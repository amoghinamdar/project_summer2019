==> flow/design.v <==
module sipo(clk,rst,a,q);
input clk,rst;
input a;
output [31:0]q;
wire [31:0]q;
reg [31:0]temp;
always@(posedge clk,posedge rst)
begin
    if(rst==1'b1)
         temp<=32'b0000;
    else
    begin
        temp<=temp<<1'b1; 
        temp[0]<=a;
    end
end
assign q = temp;
endmodule
### Tool chain data of sipo

The steps from the RTL of sipo to its reports follow in flow order.
Line numbers count from 1 in the design file above.
Library cell names are shortened.
Not given: n/a

| inputs | value |
|---|---|
| top module | sipo |
| clock port | clk |
| library | sky130hd |
| library corner | tt_025C_1v80 |

### After elaboration

Source: Yosys, flattened and elaborated, memories not mapped. Widths are those after wreduce; folded enables and synchronous resets count as part of the registers. Registers that Yosys merges into a memory's read port (data or address) are not register bits. Print and check cells do not count. Equal cells are merged and count once.

| bit counts | value |
|---|---|
| flip-flop bits (word level) | 32 |
| input port bits | 3 |
| output and inout port bits | 32 |
| word-level cells | 1 |

### Longest topological paths

Yosys ltp: most cells in a row. Word level: on the elaborated netlist, between registers, memories and ports. Mapped: between sequential cells and ports; inverters and the memories' decode and read muxes count.

| logic depth | value |
|---|---|
| depth in word-level cells | 0 |
| ABC_AREA | 0 |
| gate-level depth with buffers | 1 |

### Mapped cells and area

Source: synth_stat.txt of the flow (Yosys; design flattened, memories mapped). It holds for the ABC_AREA given above (unset counts as 0); a run with the other value may have another netlist.
The area totals of this step are shown rounded.

| mapped netlist | value |
|---|---|
| cell count | 33 |
| cell area after synthesis | 800 um^2 |
| area of sequential cells | 800 um^2 |
| flip-flop cells | 32 |
| buffers | 0 |

Cells by type:

| cell | count | total area (um^2) |
|---|---|---|
| dfrtp_1 | 32 | 800.768 |
| inv_1 | 1 | 3.754 |

### Path before layout

OpenSTA on the mapped netlist: ideal clock, no wires. The path of least setup slack (recovery checks aside). Input and output delay are each 20% of the period. Register names are those of the netlist, which keeps one name where synthesis merged equal registers.

| path post-synthesis | value |
|---|---|
| kind | register to output |
| start | register temp[0] |
| end | output q[0] |
| period | 0.829 ns |
| external output delay | 0.166 ns |
| launch time at the first pin | 0.000 ns |
| arrival | 0.383 ns |
| slack | 0.280 ns |
| delay of the path | 0.383 ns |
| stages on the path | 1 |
| path buffers | 0 |
| synthesis period reached | 0.549 ns |

"delay of the path" is the arrival time less input delay plus setup time.
A path that ends at an output port has no setup time.
"stages on the path" counts driving pins, that of a launching flip-flop among them; a cell with two outputs on the path counts twice.
"synthesis period reached" = period - worst setup slack (recovery checks aside). The figure is calculated, with input and output delays left at 20% of the set period.
A register here has more assigning lines than the two given.

| between the ends, post-synthesis | value |
|---|---|
| cell sequence | dfrtp_1 |
| length of the longest elaborated chain | 0 |
| elaborated cells between the ends (all ways) | 0 |
| RTL lines with such cells | 0 |

Ends and longest elaborated chain, post-synthesis:

| what | line | RTL |
|---|---|---|
| start: declaration | 6 | `reg [31:0]temp;` |
| start: assignment | 13 | `temp<=temp<<1'b1;` |
| start: assignment | 14 | `temp[0]<=a;` |
| end: declaration | 4 | `output [31:0]q;` |

### Worst path after layout

From the final timing report of job 1: the path of least setup slack in the routed layout; clock arrival at registers is part of the times.

| path post-layout | value |
|---|---|
| kind | register to output |
| start | register temp[23] |
| end | output q[23] |
| period | 1.03 ns |
| external output delay | 0.21 ns |
| launch time at the first pin | 0.32 ns |
| arrival | 0.89 ns |
| slack | -0.07 ns |
| stages on the path | 2 |
| path buffers | 1 |

| between the ends, post-layout | value |
|---|---|
| cell sequence | dfrtp_1 > buf_2 |
| length of the longest elaborated chain | 0 |
| elaborated cells between the ends (all ways) | 0 |
| RTL lines with such cells | 0 |

Ends and longest elaborated chain, post-layout:

| what | line | RTL |
|---|---|---|
| start: declaration | 6 | `reg [31:0]temp;` |
| start: assignment | 10 | `temp<=32'b0000;` |
| start: assignment | 13 | `temp<=temp<<1'b1;` |
| end: declaration | 4 | `output [31:0]q;` |

Ticket comment

sipo through Yosys and OpenROAD on sky130hd: 2 stored runs, unordered, with their settings and measured results. The constraints put input and output delay at 20% of the set period each and load the outputs with 0.01 pF.
By "clock period reached" is meant the clock period of the run minus its worst setup slack. This is arithmetic on one report: input and output delays are still those of the set period (20% each).
"worst setup path time" = time allowed to the worst setup path (clock period - input delay - output delay, where it has them) - its slack; a late launch clock adds to it, a late capture clock takes from it.
"total power of the final layout": no workload was simulated; the value follows from the tool's default switching activity.
The results are shown rounded.
Among the settings, n/a means not set for that run.
Among the results, n/a means that no value is shown for the run.

| run name | period_ns | CORE_UTILIZATION | SETUP_SLACK_MARGIN | PLACE_DENSITY | CORE_ASPECT_RATIO | CELL_PAD_IN_SITES_GLOBAL_PLACEMENT | GPL_ROUTABILITY_DRIVEN | CTS_CLUSTER_SIZE | CAP_MARGIN | SLEW_MARGIN | MIN_ROUTING_LAYER | MAX_ROUTING_LAYER | CORE_MARGIN | PLACE_DENSITY_LB_ADDON | CELL_PAD_IN_SITES_DETAIL_PLACEMENT | ABC_AREA | CTS_CLUSTER_DIAMETER | standard-cell area after routing (um^2) | smallest setup slack (ns) | total power of the final layout (µW) | area inside the die boundary (um^2) | clock period reached (ns) | worst setup path time (ns) | worst path kind | final utilization | total negative slack (ns) | mapped cell area after synthesis (um^2) |
|---|---|---|---|---|---|---|---|---|---|---|---|---|---|---|---|---|---|---|---|---|---|---|---|---|---|---|---|
| job 1 | 1.03 | 45 | 0.14 | 0.74 | 1.09 | 1 | 0 | 21 | 25 | 10 | met2 | met4 | 2 | n/a | n/a | n/a | n/a | 1,400 | -0.068 | 2,600 | 2,100 | 1.098 | 0.89 | register to output | 0.85 | -0.73 | 800 |
| job 2 | 0.509 | 47 | n/a | n/a | n/a | n/a | 1 | n/a | 20 | 15 | n/a | n/a | 2 | 0.01 | 2 | 1 | 166 | n/a | n/a | n/a | n/a | n/a | n/a | n/a | n/a | n/a | n/a |

Job 2: stopped before the end: placement reported DPL-0033
